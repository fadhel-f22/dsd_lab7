==> flow/design.v <==
`timescale 1ns / 1ps
module Digital_lockB(
input logic [3:0]password,
input logic open,
input logic clk,
input logic reset_n,
output logic filed_state,
output logic unlocked_state
    );
typedef enum logic [2:0] {
S1,
S2,
S3
} state_t;   
state_t current_state, next_state;
logic [1:0] number_of_detection;
logic [3:0] number_of_sec;
always @ ( posedge clk, negedge reset_n) 
begin
    if (!reset_n)
        current_state <= S1;
    else
        current_state <= next_state;
end   
always @(posedge clk or negedge reset_n)
begin
    if (!reset_n)  begin
        number_of_detection <= 2'b00;
        number_of_sec <= 4'b0000;
        end
    else if(filed_state)
        number_of_sec <= number_of_sec + 1;
    else if (password != 4'b0101 | open) begin
        number_of_detection <= number_of_detection + 1;
        number_of_sec <= 0;
        end
end  
always @ (current_state, password, open,number_of_sec )
begin
    case (current_state)
        S1: next_state = ((password == 4'b0101) & open) ? S2 :
       (number_of_detection == 2'b11) ? S3 : S1;
        S2: next_state = (~open) ? S1 : S2;
        S3: next_state = (number_of_sec >= 9)? S1 :S3; 
        default: next_state = S1;
    endcase
end
always_comb 
begin
    filed_state = (current_state == S3)  ? 1'b1: 1'b0; ;
    unlocked_state = (current_state == S2) ? 1'b1: 1'b0; 
end     
endmodule
== Step by step through the tools: Digital_lockB ==
The steps from the RTL of Digital_lockB to its reports follow in flow order.
Line numbers count from 1 in the design file above.
Cell names lack the library's common part.
The mark -- stands for no value.

* Top module: Digital_lockB
* Clock port: clk
* Cell library: sky130hd
* Timing corner: tt_025C_1v80

== Word level ==
Source: Yosys, flattened and elaborated, memories not mapped. Widths are those after wreduce. Registers that Yosys merges into a memory's read port (data or address) are not register bits. Print and check cells do not count. Equal cells are merged and count once.

* Bitwise logic cells: 3
* Reductions and logical operators: 3
* $lt $le $gt $ge: 1
* Equal/unequal tests: 5
* Add/subtract/negate cells: 2
* Muxes and demuxes: 9

{| class="wikitable"
|+ Operator list
! cell !! count
|-
| two-way mux 4 bit || 2
|-
| case mux 2 bit (select 3 bit) || 1
|-
| two-way mux 2 bit || 3
|-
| equality test 2 bit (second input constant) || 2
|-
| adder 4 x 1 -> 4 bit (second input constant) || 1
|-
| equality test 4 x 3 -> 1 bit (second input constant) || 1
|-
| != test 4 x 3 -> 1 bit (second input constant) || 1
|-
| greater-or-equal comparator 4 bit (second input constant) || 1
|-
| logical NOT 3 bit || 1
|-
| two-way mux 1 bit || 3
|-
| adder 2 x 1 -> 2 bit (second input constant) || 1
|-
| equality test 2 x 1 -> 1 bit (second input constant) || 1
|-
| AND reduction 2 bit || 1
|-
| nonzero test 2 bit || 1
|-
| bitwise AND 1 bit || 1
|-
| OR 1 bit || 1
|-
| inverter 1 bit || 1
|}

* Register bits: 8
* Cells after elaboration: 26

== Depth ==
Depth = most cells in a row (Yosys ltp): at word level without a register or memory, in the mapped netlist without a sequential cell, where the memories' decode and read muxes count.

* Word-level depth: 4
* ABC_AREA: 0
* Mapped depth: 5

== Mapped cells and area ==
Yosys stat after the flow's synthesis: flattened, memories mapped to cells. It holds for the ABC_AREA given above (unset counts as 0); a run with the other value may have another netlist.

* Mapped cells: 44
* Chip area (Yosys): 476.7 µm²
* Sequential part of the area: 226.5 µm²
* Flip-flops: 9

{| class="wikitable"
|+ Cells by type
! type !! count !! total area (µm²)
|-
| dfrtp_1 || 8 || 200.192
|-
| ha_1 || 4 || 50.048
|-
| dfstp_2 || 1 || 26.275
|-
| inv_1 || 5 || 18.768
|-
| and4bb_4 || 1 || 16.266
|-
| mux2_4 || 1 || 15.014
|-
| nand2_1 || 4 || 15.014
|-
| nand3_1 || 3 || 15.014
|-
| and3_1 || 2 || 12.512
|-
| a32o_1 || 1 || 10.01
|-
| mux2i_1 || 1 || 10.01
|-
| a211o_1 || 1 || 8.758
|-
| a21oi_2 || 1 || 8.758
|-
| a22o_1 || 1 || 8.758
|-
| o2bb2ai_1 || 1 || 8.758
|-
| xor2_1 || 1 || 8.758
|-
| a21o_1 || 1 || 7.507
|-
| o31ai_1 || 1 || 7.507
|}

Other cell types: 6; their cells: 6.

== Timing after synthesis ==
Path of least setup slack by OpenSTA after synthesis, without wires, with an ideal clock, recovery checks aside; 20% of the period is set as input and as output delay. Where synthesis merged equal registers, the netlist keeps one of their names.

* Path type: flip-flop to flip-flop
* From: register current_state
* To: register number_of_sec[3]
* Clock period: 1280 ps
* Library setup time: 124 ps
* Arrival time: 1002 ps
* Stages on the path: 4
* Data required time: 1156 ps
* Setup slack: 154 ps
* Path delay: 1126 ps
* Synthesis period reached: 1126 ps

"path delay" is the arrival time less input delay plus setup time.
"stages on the path": output pins that drive a net of the path, with the launching flip-flop's if there is one; two outputs of one cell count as two.
"synthesis period reached" is the clock period less the worst setup slack; recovery checks do not enter. This is arithmetic on one report: input and output delays are still those of the set period (20% each).
Where an end lacks its bit number, it is one bit of the signal, or one of the new flip-flops if synthesis recoded a state register.
At most two assigning lines are given for a register; there are more.

* Path through: dfrtp_1 > inv_2 > and3_1 > a211o_1

{| class="wikitable"
|+ RTL lines, path post-synthesis
! element !! line !! RTL
|-
| from (decl) || 15 || <nowiki>state_t current_state, next_state;</nowiki>
|-
| from (assign) || 21 || <nowiki>current_state <= S1;</nowiki>
|-
| from (assign) || 23 || <nowiki>current_state <= next_state;</nowiki>
|-
| to (assign) || 29 || <nowiki>number_of_sec <= 4'b0000;</nowiki>
|-
| to (assign) || 32 || <nowiki>number_of_sec <= number_of_sec + 1;</nowiki>
|-
| to (decl) || 17 || <nowiki>logic [3:0] number_of_sec;</nowiki>
|}

No chain of elaborated cells between the ends is given.

== Path in the finished layout ==
From the final timing report of stored run 1: the path of least setup slack in the routed layout; clock arrival at registers is part of the times.
The path's times are printed in steps of 10 ps; the period is the one set.

* Path type: input port to flip-flop
* From: input port password[3]
* To: register number_of_detection[1]
* Library setup time: 110 ps
* Clock period: 1400 ps
* Data required time: 1550 ps
* Arrival time: 1460 ps
* Stages on the path: 4
* Setup slack: 100 ps

Between the ends stands the longest chain of elaborated cells between them, by number of cells; it is not shown to be the way that was timed. Of several equally long chains one is given.
Each line given opens the expression or statement behind the cell; cells for indexed reads and writes are added by Yosys, which also makes memories of some case tables.

* Path through: clkdlybuf4s50_1 > and4bb_4 > a21oi_2 > mux2_4
* Length of the longest elaborated chain: 3

{| class="wikitable"
|+ RTL lines, path after layout
! element !! line !! RTL
|-
| from (decl) || 3 || <nowiki>input logic [3:0]password,</nowiki>
|-
| != test 4 x 3 -> 1 bit || 33 || <nowiki>else if (password != 4'b0101 | open) begin</nowiki>
|-
| OR 1 bit || 33 ||
|-
| AND reduction 2 bit || -- ||
|-
| to (assign) || 28 || <nowiki>number_of_detection <= 2'b00;</nowiki>
|-
| to (assign) || 34 || <nowiki>number_of_detection <= number_of_detection + 1;</nowiki>
|-
| to (decl) || 16 || <nowiki>logic [1:0] number_of_detection;</nowiki>
|}

Appendix: measured runs

Top module Digital_lockB; platform sky130hd; tools Yosys and OpenROAD; 2 stored runs in no particular order. Input and output delays are each 20% of the period that was set; the output load is 0.01 pF.
By "clock period achieved" is meant the clock period of the run minus its worst setup slack. This is arithmetic on one report: input and output delays are still those of the set period (20% each).
"critical path time" = time allowed to the worst setup path (clock period - input delay - output delay, where it has them) - its slack; a late launch clock adds to it, a late capture clock takes from it.
"total power after layout" rests on the timing tool's default activity at the inputs, not on a simulated workload.
"critical path time" is given in steps of 10 ps.

=== Stored run 1 ===
{| class="wikitable"
! Setting !! Value
|-
| period_ns || 1.4
|-
| CORE_UTILIZATION || 23
|-
| PLACE_DENSITY || 0.67
|-
| CORE_MARGIN || 5
|-
| CELL_PAD_IN_SITES_GLOBAL_PLACEMENT || 0
|-
| TNS_END_PERCENT || 95
|-
| GPL_TIMING_DRIVEN || 1
|-
| GPL_ROUTABILITY_DRIVEN || 1
|-
| CTS_CLUSTER_DIAMETER || 216
|-
| MAX_ROUTING_LAYER || met5
|-
| CAP_MARGIN || 20
|-
| SLEW_MARGIN || 20
|-
! Result !! Value
|-
| Area of the synthesized netlist || 476.7 µm²
|-
| Overall die area || 3083.0 µm²
|-
| Standard-cell area after routing || 651.9 µm²
|-
| Utilization after routing || 0.332
|-
| Worst setup slack after layout || 95 ps
|-
| Total negative slack || 0 ps
|-
| Total power after layout || 1132 uW
|-
| Clock period achieved || 1305 ps
|-
| Critical path time || 1020 ps
|-
| Kind of the worst setup path || input port to flip-flop
|}

=== Stored run 2 ===
{| class="wikitable"
! Setting !! Value
|-
| period_ns || 2.12
|-
| CORE_UTILIZATION || 55
|-
| SETUP_SLACK_MARGIN || 0.39
|-
| PLACE_DENSITY_LB_ADDON || 0.02
|-
| CELL_PAD_IN_SITES_GLOBAL_PLACEMENT || 2
|-
| GPL_TIMING_DRIVEN || 1
|-
| GPL_ROUTABILITY_DRIVEN || 1
|-
| CAP_MARGIN || 25
|-
| SLEW_MARGIN || 25
|-
| CORE_MARGIN || 2
|}
Unfinished; error PDN-0185 in floorplanning.
